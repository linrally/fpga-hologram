==> flow/design.v <==
module debounce (
    input wire clk,
    input wire din_raw,   
    output reg  din_clean  
);
    reg sync_0 = 1'b0;
    reg sync_1 = 1'b0;
    always @(posedge clk) begin
        sync_0 <= din_raw;
        sync_1 <= sync_0;
    end
    localparam integer CNT_WIDTH = 12;   
    reg [CNT_WIDTH-1:0] cnt = {CNT_WIDTH{1'b0}};
    reg stable_state = 1'b0;
    always @(posedge clk) begin
        if (sync_1 != stable_state) begin
            cnt <= cnt + 1;
            if (&cnt) begin
                stable_state <= sync_1;
                cnt <= {CNT_WIDTH{1'b0}};
            end
        end else begin
            cnt <= {CNT_WIDTH{1'b0}};
        end
        din_clean <= stable_state;
    end
endmodule
Tool chain data of debounce
Tool output for the design above, in the order of the flow.
Line numbers count from 1 in the design file above.
Cell names lack the library's common part.
{ "setup": {"top_module": "debounce", "clk_port": "clk", "cell_library": "sky130hd", "pvt_corner": "tt_025C_1v80"} }

Elaborated design
Source: Yosys, flattened and elaborated, memories not mapped. Widths are those after wreduce. Registers that Yosys merges into a memory's read port (data or address) are not register bits. Print and check cells do not count. Equal cells are merged and count once.
{ "bits": {"reg_bits": 16, "clocked_rd_ports_x_width": 0, "rom_bits": 0, "inputBits": 2, "latch_bits": 0, "mem_count": 0, "ram_bits": 0} }
{ "op_classes": {"n_eq": 1, "addsub": 1, "n_cmp": 0, "n_logic": 1, "reduce_and_logical": 3, "shifts": 0, "div_mod_pow": 0, "mul": 0, "mux": 0} }
{ "ops": {"columns": ["op", "count"], "rows": [
  ["13-bit AND reduction", 1],
  ["12-bit by 1-bit adder with 12-bit output (second input constant)", 1],
  ["12-bit AND reduction", 1],
  ["2-bit OR reduction", 1],
  ["1-bit inequality test", 1],
  ["1-bit NOT", 1]
]} }

Logic depth
Depth = most cells in a row (Yosys ltp): at word level without a register or memory, in the mapped netlist without a sequential cell, where the memories' decode and read muxes count.
{ "depth": {"depth_word": 3, "abc_area": 0, "depth_mapped": 5} }

Mapped cells and area
Source: synth_stat.txt of the flow (Yosys; design flattened, memories mapped). It holds for the ABC_AREA given above (unset counts as 0); a run with the other value may have another netlist.
The area totals of this step are shown rounded.
{ "mapped": {"ff_cells": 16, "cell_count": 64, "mapped_area_um2": 626, "buf_cells": 2} }
{ "types": {"columns": ["type", "count", "area_total_um2"], "rows": [
  ["dfxtp_1", 15, 300.288],
  ["a21oi_1", 6, 30.029],
  ["edfxtp_1", 1, 30.029],
  ["xor2_1", 3, 26.275],
  ["o31ai_1", 3, 22.522],
  ["or4_1", 3, 22.522],
  ["nand3_1", 4, 20.019],
  ["o21ai_0", 4, 20.019],
  ["nor2_1", 5, 18.768],
  ["nand2_1", 4, 15.014],
  ["or3_2", 2, 15.014],
  ["ha_1", 1, 12.512],
  ["nand4_2", 1, 12.512],
  ["or3_1", 2, 12.512],
  ["buf_6", 1, 11.261],
  ["o41ai_1", 1, 8.758],
  ["xnor2_1", 1, 8.758],
  ["a21boi_0", 1, 7.507]
]} }
Other cell types: 5; their cells: 6.

Path before layout
Source: OpenSTA report_checks on the synthesized netlist (no wires, ideal clock, input and output delay 20% of the period each), path of least setup slack; recovery checks are left aside. Register names are those of the netlist, which keeps one name where synthesis merged equal registers.
{ "synth_timing": {"kind": "flip-flop to flip-flop", "startpoint": "reg cnt[0]", "endpoint": "reg cnt[2]", "n_path_buf": 1, "stages": 6, "arrival_ps": 1316, "required_ps": 1413, "period_ps": 1530, "setup_slack_ps": 96, "path_delay_ps": 1433, "t_first_pin_ps": 0, "synth_period_reached_ps": 1434} }
"path_delay_ps" is the arrival time less input delay plus setup time.
"stages" counts driving pins, that of a launching flip-flop among them; a cell with two outputs on the path counts twice.
"synth_period_reached_ps" = period - worst setup slack (recovery checks aside). The figure is calculated, with input and output delays left at 20% of the set period.
The rows between start and end are the longest chain of elaborated cells between them; the timing report does not say that the signal goes this way. Where chains are equally long, one stands for them.
Each line given opens the expression or statement behind the cell; cells for indexed reads and writes are added by Yosys, which also makes memories of some case tables.
At most two assigning lines are given for a register; there are more.
{ "synth_between": {"cell_sequence": "dfxtp_1 > ha_1 > nand2_1 > o41ai_1 > buf_2 > nor2_1", "elab_chain_cells": 2} }
{ "synth_rtl": {"columns": ["item", "line", "rtl"], "rows": [
  ["start, declared", 13, "reg [CNT_WIDTH-1:0] cnt = {CNT_WIDTH{1'b0}};"],
  ["start, assigned", 17, "cnt <= cnt + 1;"],
  ["start, assigned", 20, "cnt <= {CNT_WIDTH{1'b0}};"],
  ["12-bit AND reduction", 18, "if (&cnt) begin"],
  ["2-bit OR reduction", null, null],
  ["end, assigned", 17, null],
  ["end, assigned", 20, null],
  ["end, declared", 13, null]
]} }

Timing after layout
From the final timing report of run 1: the path of least setup slack in the routed layout; clock arrival at registers is part of the times.
The report prints the path's times to 10 ps; the period is as set.
{ "layout_timing": {"kind": "flip-flop to flip-flop", "startpoint": "reg cnt[7]", "endpoint": "reg cnt[11]", "period_ps": 1210, "arrival_ps": 1710, "t_first_pin_ps": 280, "setup_slack_ps": -290, "stages": 5, "required_ps": 1430, "n_path_buf": 1} }
The rows between start and end are the longest chain of elaborated cells between them; the timing report does not say that the signal goes this way. Where chains are equally long, one stands for them.
At most two assigning lines are given for a register; there are more.
{ "layout_between": {"cell_sequence": "dfxtp_4 > nand4_1 > buf_4 > or4_1 > a21oi_1", "elab_chain_cells": 2} }
{ "layout_rtl": {"columns": ["item", "line", "rtl"], "rows": [
  ["start, declared", 13, "reg [CNT_WIDTH-1:0] cnt = {CNT_WIDTH{1'b0}};"],
  ["start, assigned", 17, "cnt <= cnt + 1;"],
  ["start, assigned", 20, "cnt <= {CNT_WIDTH{1'b0}};"],
  ["12-bit AND reduction", 18, "if (&cnt) begin"],
  ["2-bit OR reduction", null, null],
  ["end, assigned", 17, null],
  ["end, assigned", 20, null],
  ["end, declared", 13, null]
]} }

Design debounce on sky130hd. What follows are 2 stored runs of the flow, each under its own settings; their order means nothing. The constraints put input and output delay at 20% of the set period each and load the outputs with 0.01 pF.
"timing.achieved_period_ps": clock period set for the run, less the worst setup slack. It is reckoned from that one timing run; input and output delays stay at 20% of the period that was set.
By "worst_path_time_ps" is meant the share of the clock period that the worst setup path is allowed (20% is reserved at inputs, 20% at outputs), minus its slack. Clock arrival times at its registers enter into it.
"worst_path_time_ps" is known to 10 ps.
Measured values are rounded.
[
  {
    "run": "run 1",
    "settings": { "period_ns": 1.21, "CORE_UTILIZATION": 22, "GPL_TIMING_DRIVEN": 0, "CTS_CLUSTER_DIAMETER": 337, "MIN_ROUTING_LAYER": "met2", "CAP_MARGIN": 20, "CORE_MARGIN": 2, "SLEW_MARGIN": 20 },
    "results": { "ys_area_um2": 626, "timing.achieved_period_ps": 1497, "tns_ps": -2070, "final_util_pct": 35.1, "worst_path_time_ps": 1500, "timing.worst_path_kind": "flip-flop to flip-flop", "worstSetupSlack_ps": -287, "die_area_um2": 3290, "timing.hold.ws_ps": 342 }
  },
  {
    "run": "run 2",
    "settings": { "period_ns": 2.05, "CORE_UTILIZATION": 61, "SETUP_SLACK_MARGIN": -0.08, "HOLD_SLACK_MARGIN": 0.18, "CORE_ASPECT_RATIO": 0.52, "CELL_PAD_IN_SITES_DETAIL_PLACEMENT": 1, "TNS_END_PERCENT": 50, "ABC_AREA": 1, "GPL_TIMING_DRIVEN": 1, "CTS_CLUSTER_DIAMETER": 313, "CAP_MARGIN": 10, "MAX_ROUTING_LAYER": "met5", "CORE_MARGIN": 2, "SLEW_MARGIN": 20 },
    "outcome": "did not finish, floorplanning stopped with PDN-0185"
  }
]
