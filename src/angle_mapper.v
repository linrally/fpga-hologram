==> flow/design.v <==
module angle_mapper #(
    parameter integer THETA_BITS  = 6,    
    parameter integer PERIOD_BITS = 28    
)(
    input  wire clk,
    input  wire reset,
    input  wire break_clean,    
    output reg  [THETA_BITS-1:0] theta = {THETA_BITS{1'b0}}
);
    localparam integer THETA_STEPS = (1 << THETA_BITS);
    reg [PERIOD_BITS-1:0] period_counter = {PERIOD_BITS{1'b0}};
    reg [PERIOD_BITS-1:0] period_avg = {PERIOD_BITS{1'b0}};
    reg [PERIOD_BITS-1:0] clocks_per_step = {PERIOD_BITS{1'b0}};
    reg [PERIOD_BITS-1:0] step_counter = {PERIOD_BITS{1'b0}};
    reg prev_beam = 1'b0;
    always @(posedge clk) begin
        if (reset) begin
            theta <= {THETA_BITS{1'b0}};
            period_counter <= {PERIOD_BITS{1'b0}};
            period_avg <= {PERIOD_BITS{1'b0}};
            clocks_per_step <= {PERIOD_BITS{1'b0}};
            step_counter <= {PERIOD_BITS{1'b0}};
            prev_beam <= 1'b0;
        end else begin
            prev_beam <= break_clean;
            if (period_counter != {PERIOD_BITS{1'b1}})
                period_counter <= period_counter + 1'b1;
            if (break_clean && !prev_beam) begin
                theta <= {THETA_BITS{1'b0}};
                if (period_avg == {PERIOD_BITS{1'b0}}) begin
                    period_avg <= period_counter;
                end else begin
                    period_avg <= (period_avg - (period_avg >> 3))
                                  + (period_counter >> 3);
                end
                clocks_per_step <= period_avg >> THETA_BITS;
                period_counter <= {PERIOD_BITS{1'b0}};
                step_counter <= {PERIOD_BITS{1'b0}};
            end else begin  
                if (clocks_per_step != {PERIOD_BITS{1'b0}}) begin
                    step_counter <= step_counter + 1'b1;
                    if (step_counter >= clocks_per_step) begin
                        step_counter <= {PERIOD_BITS{1'b0}};
                        theta <= theta + 1'b1;   
                    end
                end
            end
        end
    end
endmodule
* Reports on angle_mapper
Tool output for the design above, in the order of the flow. Line numbers count from 1 in the design file above. Library cell names are shortened. A cell with - has no value.
Inputs: design top angle_mapper, clock input clk, cell library sky130hd, library corner tt_025C_1v80

* Word-level counts
Source: Yosys, flattened and elaborated, memories not mapped. Widths are those after wreduce. Registers that Yosys merges into a memory's read port (data or address) are not register bits. Print and check cells do not count. Equal cells are merged and count once.
Operators by class: add/subtract/negate cells 5, $lt $le $gt $ge 1, equal/unequal tests 1, mux-type cells 2, reduce/logical cells 6
Operators by type and width (count):
- 28-bit by 1-bit adder with 28-bit output (second input constant) | 2
- 28-bit 2-to-1 mux | 2
- 28-bit by 22-bit >= comparator with 1-bit output | 1
- 28-bit by 25-bit adder with 28-bit output | 1
- 28-bit by 25-bit subtractor with 28-bit output | 1
- 28-bit inequality test (second input constant) | 1
- 28-bit logical NOT | 1
- 28-bit nonzero test | 1
- 6-bit by 1-bit adder with 6-bit output (second input constant) | 1
- 2-bit AND reduction | 1
- 2-bit OR reduction | 1
- 1-bit logical AND | 1
- 1-bit logical NOT | 1
Word-level totals: register bits after elaboration 113, input bits 3, output and inout bits 6, elaborated cells 21

* Longest topological paths
Yosys ltp: most cells in a row. Word level: on the elaborated netlist, between registers, memories and ports. Mapped: between sequential cells and ports; inverters and the memories' decode and read muxes count.
Depth: depth in word-level cells 3, ABC_AREA 0, mapped depth 12, mapped depth without buffers 12

* After synthesis
The flow's flattened synthesis, as Yosys stat reports it; memories are mapped. The netlist is that of the ABC_AREA named above (0 if unset); the other value can give another one.
Mapped netlist: mapped cells 903, chip area (Yosys) 0.0074146 mm^2, sequential area 0.0022622 mm^2, flip-flop cells 113, buffer cells 30
Cells by type:
- dfxtp_1 | count 113, area in all 2262.17 um^2
- ha_1 | count 54, area in all 675.648 um^2
- fa_1 | count 25, area in all 500.48 um^2
- inv_1 | count 128, area in all 480.461 um^2
- nor2_1 | count 93, area in all 349.085 um^2
- xnor2_1 | count 35, area in all 306.544 um^2
- nand2_1 | count 65, area in all 243.984 um^2
- xor2_1 | count 25, area in all 218.96 um^2
- a21oi_1 | count 40, area in all 200.192 um^2
- o22ai_1 | count 31, area in all 193.936 um^2
- o21ai_0 | count 34, area in all 170.163 um^2
- nor4_1 | count 22, area in all 137.632 um^2
- a21o_1 | count 17, area in all 127.622 um^2
- mux2i_1 | count 11, area in all 110.106 um^2
- nand4_1 | count 17, area in all 106.352 um^2
- nand3_1 | count 19, area in all 95.091 um^2
- nor3_1 | count 19, area in all 95.091 um^2
- and4_1 | count 8, area in all 70.067 um^2
Not listed: further types 49, cells in them 147.

* Timing after synthesis
Path of least setup slack by OpenSTA after synthesis, without wires, with an ideal clock, recovery checks aside; 20% of the period is set as input and as output delay. Where synthesis merged equal registers, the netlist keeps one of their names.
Timing post-synthesis: path kind register -> register, start register period_counter[4], end register period_avg[12], period 4.04 ns, setup time 0.130 ns, launch time at the first pin 0.000 ns, data arrival time 2.874 ns, data required time 3.910 ns, path slack 1.035 ns, delay of the path 3.004 ns, stages 12, path buffers 0, period reached after synthesis 3.005 ns
"delay of the path" is the arrival time less input delay plus setup time. "stages": output pins that drive a net of the path, with the launching flip-flop's if there is one; two outputs of one cell count as two. "period reached after synthesis" is the clock period less the worst setup slack; recovery checks do not enter. This is arithmetic on one report: input and output delays are still those of the set period (20% each). Between the ends stands the longest chain of elaborated cells between them, by number of cells; it is not shown to be the way that was timed. Of several equally long chains one is given. Each line given opens the expression or statement behind the cell; cells for indexed reads and writes are added by Yosys, which also makes memories of some case tables. At most two assigning lines are given for a register; there are more.
Between the ends, post-synthesis: cell sequence dfxtp_1 > inv_1 > fa_1 > inv_1 > fa_1 > a211oi_1 > o211ai_1 > a311o_1 > a31o_2 > a21oi_1 > xor2_1 > o31ai_1, cells in the longest elaborated chain 2, elaborated cells on any way between the ends 2, RTL lines with such cells 2, classes of those cells add/sub (1); mux (1)
RTL lines, path post-synthesis:
- start: declaration | RTL line 11 | reg [PERIOD_BITS-1:0] period_counter = {PERIOD_BITS{1'b0}};
- start: assignment | RTL line 19 | period_counter <= {PERIOD_BITS{1'b0}};
- start: assignment | RTL line 27 | period_counter <= period_counter + 1'b1;
- 28-bit by 25-bit adder with 28-bit output | RTL line 33 | period_avg <= (period_avg - (period_avg >> 3))
- 28-bit 2-to-1 mux | RTL line 30 | if (period_avg == {PERIOD_BITS{1'b0}}) begin
- end: assignment | RTL line 31 | period_avg <= period_counter;
- end: assignment | RTL line 33
- end: declaration | RTL line 12 | reg [PERIOD_BITS-1:0] period_avg = {PERIOD_BITS{1'b0}};

* Path in the finished layout
Path of least setup slack in the final report of entry A (OpenROAD, finished layout, wires in). Where an end is a register, its clock arrival counts in the times.
Timing after layout: path kind register -> register, start register period_avg[1], end register period_avg[24], period 2.47 ns, setup time 0.11 ns, launch time at the first pin 0.42 ns, data arrival time 3.26 ns, data required time 2.78 ns, path slack -0.49 ns, stages 13, path buffers 1
Between the ends stands the longest chain of elaborated cells between them, by number of cells; it is not shown to be the way that was timed. Of several equally long chains one is given. At most two assigning lines are given for a register; there are more.
Between the ends, after layout: cell sequence dfxtp_2 > inv_2 > fa_1 > inv_2 > fa_2 > a211oi_4 > o211ai_1 > buf_4 > nand3_4 > a211oi_4 > a221oi_2 > mux2i_1 > a221o_1, cells in the longest elaborated chain 3, elaborated cells on any way between the ends 4, RTL lines with such cells 2, classes of those cells add/sub (2); mux (1); reduce/logical (1)
RTL lines, path after layout:
- start: declaration | RTL line 12 | reg [PERIOD_BITS-1:0] period_avg = {PERIOD_BITS{1'b0}};
- start: assignment | RTL line 31 | period_avg <= period_counter;
- start: assignment | RTL line 33 | period_avg <= (period_avg - (period_avg >> 3))
- 28-bit by 25-bit subtractor with 28-bit output | RTL line 33
- 28-bit by 25-bit adder with 28-bit output | RTL line 33
- 28-bit 2-to-1 mux | RTL line 30 | if (period_avg == {PERIOD_BITS{1'b0}}) begin
- end: assignment | RTL line 31
- end: assignment | RTL line 33
- end: declaration | RTL line 12

Appendix: measured runs

Record of 2 stored runs of the RTL-to-layout flow on angle_mapper, platform sky130hd. The runs are unordered. Constraints: input delay and output delay 20% of the set period each, output load 0.01 pF.
"period achieved": clock period set for the run, less the worst setup slack. It is reckoned from that one timing run; input and output delays stay at 20% of the period that was set.
"critical setup path time" means the part of the period allowed to the worst setup path (the constraints hold back 20% at inputs and 20% at outputs) less its slack; where the path has registers, the arrival times of their clocks count too.
"total power of the final layout" is the tool's figure for a default switching activity; nothing was simulated.

* Entry A | settings: period_ns 2.47; CORE_UTILIZATION 20; PLACE_DENSITY 0.46; CORE_ASPECT_RATIO 0.72; CORE_MARGIN 8; TNS_END_PERCENT 45; ABC_AREA 0; SLEW_MARGIN 10; CAP_MARGIN 20 | results: netlist area reported by Yosys 0.0074146 mm^2; die footprint 0.0435741 mm^2; area of the standard cells in the finished layout 0.010714 mm^2; utilization 29.0 %; worst setup slack after layout -0.487 ns; final setup TNS -6.502 ns; worst hold slack after layout 0.485 ns; total power of the final layout 16,677 uW; period achieved 2.957 ns; critical setup path time 2.96 ns; worst path kind register -> register
* Entry B | settings: period_ns 2.91; CORE_UTILIZATION 61; SETUP_SLACK_MARGIN -0.18; PLACE_DENSITY 0.68; CORE_MARGIN 7; CELL_PAD_IN_SITES_GLOBAL_PLACEMENT 3; CTS_CLUSTER_DIAMETER 303; MIN_ROUTING_LAYER met2; MAX_ROUTING_LAYER met5; CAP_MARGIN 20; SLEW_MARGIN 20 | unfinished; error GPL-0301 in placement
